==> flow/design.v <==
module fibGen
(
    input  clk,rst,
    output reg [31:0]sequence
);
reg [31:0]num1,num2;
always @ (posedge clk)
begin
  if(rst)
  begin
  num1 <= 0;
  num2 <= 1;
  sequence <= 0;
  end
  else begin
  num1 <= num2;
  num2 <= num1 + num2;
  sequence <= num2;
  end
end
endmodule 
# Reports on fibGen
# What the tools print for fibGen, step after step.
# Line numbers count from 1 in the design file above.
# A cell with n/a has no value.
[setup]
design = "fibGen"
clock_port = "clk"
cell_library = "sky130hd"
corner = "tt_025C_1v80"

# After elaboration
# Source: Yosys, flattened and elaborated, memories not mapped. Widths are those after wreduce; folded enables and synchronous resets count as part of the registers. Registers that Yosys merges into a memory's read port (data or address) are not register bits. Print and check cells do not count. Equal cells are merged and count once.
[classes]
addsub = 1
[op_table]
columns = ["cell", "count"]
rows = [
  ["32-bit adder", 1],
]
[bits]
ff_bits = 64
in_bits = 2
output_inout_bits = 32

# Logic depth
# Yosys ltp: most cells in a row. Word level: on the elaborated netlist, between registers, memories and ports. Mapped: between sequential cells and ports; inverters and the memories' decode and read muxes count.
[depth]
depth_word = 1
abc_area = 0
mapped_depth = 8
ltp_nobuf = 8

# Synthesis result
# Source: synth_stat.txt of the flow (Yosys; design flattened, memories mapped). It holds for the ABC_AREA given above (unset counts as 0); a run with the other value may have another netlist.
# The area totals of this step are shown rounded.
[types]
columns = ["cell", "count"]
rows = [
  ["sky130_fd_sc_hd__dfxtp_1", 64],
  ["sky130_fd_sc_hd__ha_1", 31],
  ["sky130_fd_sc_hd__nor2b_1", 39],
  ["sky130_fd_sc_hd__a21oi_1", 40],
  ["sky130_fd_sc_hd__nor2_1", 30],
  ["sky130_fd_sc_hd__o21ai_0", 19],
  ["sky130_fd_sc_hd__nor3_1", 18],
  ["sky130_fd_sc_hd__xnor2_1", 10],
  ["sky130_fd_sc_hd__xor2_1", 9],
  ["sky130_fd_sc_hd__nand2_1", 20],
  ["sky130_fd_sc_hd__a21o_1", 8],
  ["sky130_fd_sc_hd__o211ai_1", 7],
  ["sky130_fd_sc_hd__nand4_1", 8],
  ["sky130_fd_sc_hd__buf_6", 4],
  ["sky130_fd_sc_hd__nand3_1", 9],
  ["sky130_fd_sc_hd__o21a_1", 6],
  ["sky130_fd_sc_hd__clkbuf_1", 11],
  ["sky130_fd_sc_hd__a211oi_1", 5],
]
# Not listed: further types 43, cells in them 75.
[synth_totals]
cells = 413
mapped_area_um2 = 3630
ffs = 64
buf_cells = 22

# Worst setup path after synthesis
# OpenSTA on the mapped netlist: ideal clock, no wires. The path of least setup slack (recovery checks aside). Input and output delay are each 20% of the period. Register names are those of the netlist, which keeps one name where synthesis merged equal registers.
[synth_timing]
path_type = "flip-flop to flip-flop"
from = "register num1[0]"
to = "register num2[28]"
period_ns = 2.58
setup_time_ns = 0.123
arrival_time_ns = 2.361
t_required_ns = 2.457
setup_slack_ns = 0.096
delay_ns = 2.484
path_stages = 9
path_buffers = 0
synth_period_reached_ns = 2.484
# "delay_ns" is the arrival time less input delay plus setup time.
# "path_stages": output pins that drive a net of the path, with the launching flip-flop's if there is one; two outputs of one cell count as two.
# "synth_period_reached_ns" = period - worst setup slack (recovery checks aside). The figure is calculated, with input and output delays left at 20% of the set period.
# Between the ends stands the longest chain of elaborated cells between them, by number of cells; it is not shown to be the way that was timed. Of several equally long chains one is given.
# Each line given opens the expression or statement behind the cell; cells for indexed reads and writes are added by Yosys, which also makes memories of some case tables.
[synth_between]
path_cell_list = "sky130_fd_sc_hd__dfxtp_1 sky130_fd_sc_hd__ha_1 sky130_fd_sc_hd__fa_1 sky130_fd_sc_hd__a21o_2 sky130_fd_sc_hd__a221o_2 sky130_fd_sc_hd__a21oi_1 sky130_fd_sc_hd__o41ai_1 sky130_fd_sc_hd__a21oi_1 sky130_fd_sc_hd__mux2_1"
elab_chain_cells = 1
cone_cells = 1
[synth_lines]
columns = ["element", "line_no", "text"]
rows = [
  ["from (decl)", 6, "reg [31:0]num1,num2;"],
  ["from (assign)", 11, "num1 <= 0;"],
  ["from (assign)", 16, "num1 <= num2;"],
  ["32-bit adder", 17, "num2 <= num1 + num2;"],
  ["to (assign)", 12, "num2 <= 1;"],
  ["to (assign)", 17, ""],
  ["to (decl)", 6, ""],
]

# Timing after layout
# Path of least setup slack in the final report of run 1 (OpenROAD, finished layout, wires in). Where an end is a register, its clock arrival counts in the times.
[layout_timing]
path_type = "flip-flop to flip-flop"
from = "register num1[0]"
to = "register num2[30]"
period_ns = 2.74
setup_time_ns = 0.11
arrival_time_ns = 2.77
t_required_ns = 2.97
setup_slack_ns = 0.20
path_stages = 9
path_buffers = 0
# Between the ends stands the longest chain of elaborated cells between them, by number of cells; it is not shown to be the way that was timed. Of several equally long chains one is given.
[layout_between]
path_cell_list = "sky130_fd_sc_hd__dfxtp_1 sky130_fd_sc_hd__ha_1 sky130_fd_sc_hd__fa_1 sky130_fd_sc_hd__a21o_2 sky130_fd_sc_hd__a221oi_4 sky130_fd_sc_hd__o311a_4 sky130_fd_sc_hd__a211oi_4 sky130_fd_sc_hd__o21ai_0 sky130_fd_sc_hd__or3b_1"
elab_chain_cells = 1
cone_cells = 1
[layout_lines]
columns = ["element", "line_no", "text"]
rows = [
  ["from (decl)", 6, "reg [31:0]num1,num2;"],
  ["from (assign)", 11, "num1 <= 0;"],
  ["from (assign)", 16, "num1 <= num2;"],
  ["32-bit adder", 17, "num2 <= num1 + num2;"],
  ["to (assign)", 12, "num2 <= 1;"],
  ["to (assign)", 17, ""],
  ["to (decl)", 6, ""],
]

# Module fibGen, platform sky130hd: 2 stored runs of the flow (Yosys, OpenROAD) with differing settings, in no particular order. Input and output delays are each 20% of the period that was set; the output load is 0.01 pF.
# "timing.achieved_period_ns" = clock period - worst setup slack. The figure is calculated, with input and output delays left at 20% of the set period.
# "critical_path_time_ns" means the part of the period allowed to the worst setup path (the constraints hold back 20% at inputs and 20% at outputs) less its slack; where the path has registers, the arrival times of their clocks count too.
# "final_power_w" rests on the timing tool's default activity at the inputs, not on a simulated workload.
# Measured values are rounded.

[[run]]
name = "run 1"
[run.settings]
period_ns = 2.74
CORE_UTILIZATION = 57
CAP_MARGIN = 20
CORE_MARGIN = 2
SLEW_MARGIN = 20
[run.results]
final_power_w = 0.00261
worst_setup_slack_ns = 0.200
post_synth_area_um2 = 3630
critical_path_time_ns = 2.54
worst_setup_path_type = "flip-flop to flip-flop"
timing.hold.ws_ns = 0.464
timing.achieved_period_ns = 2.540
tns_ns = 0.000
post_route_util_pct = 67.1
die_footprint_um2 = 7030
finish.stdcell_area_um2 = 4190

[[run]]
name = "run 2"
[run.settings]
period_ns = 4.15
CORE_UTILIZATION = 49
PLACE_DENSITY = 0.59
HOLD_SLACK_MARGIN = 0.22
TNS_END_PERCENT = 25
MIN_ROUTING_LAYER = "met2"
MAX_ROUTING_LAYER = "met4"
CAP_MARGIN = 20
CORE_MARGIN = 2
SLEW_MARGIN = 20
[run.results]
final_power_w = 0.00172
worst_setup_slack_ns = 1.41
post_synth_area_um2 = 3630
critical_path_time_ns = 2.74
worst_setup_path_type = "flip-flop to flip-flop"
timing.hold.ws_ns = 0.452
timing.achieved_period_ns = 2.740
tns_ns = 0.000
post_route_util_pct = 57.7
die_footprint_um2 = 8120
finish.stdcell_area_um2 = 4160
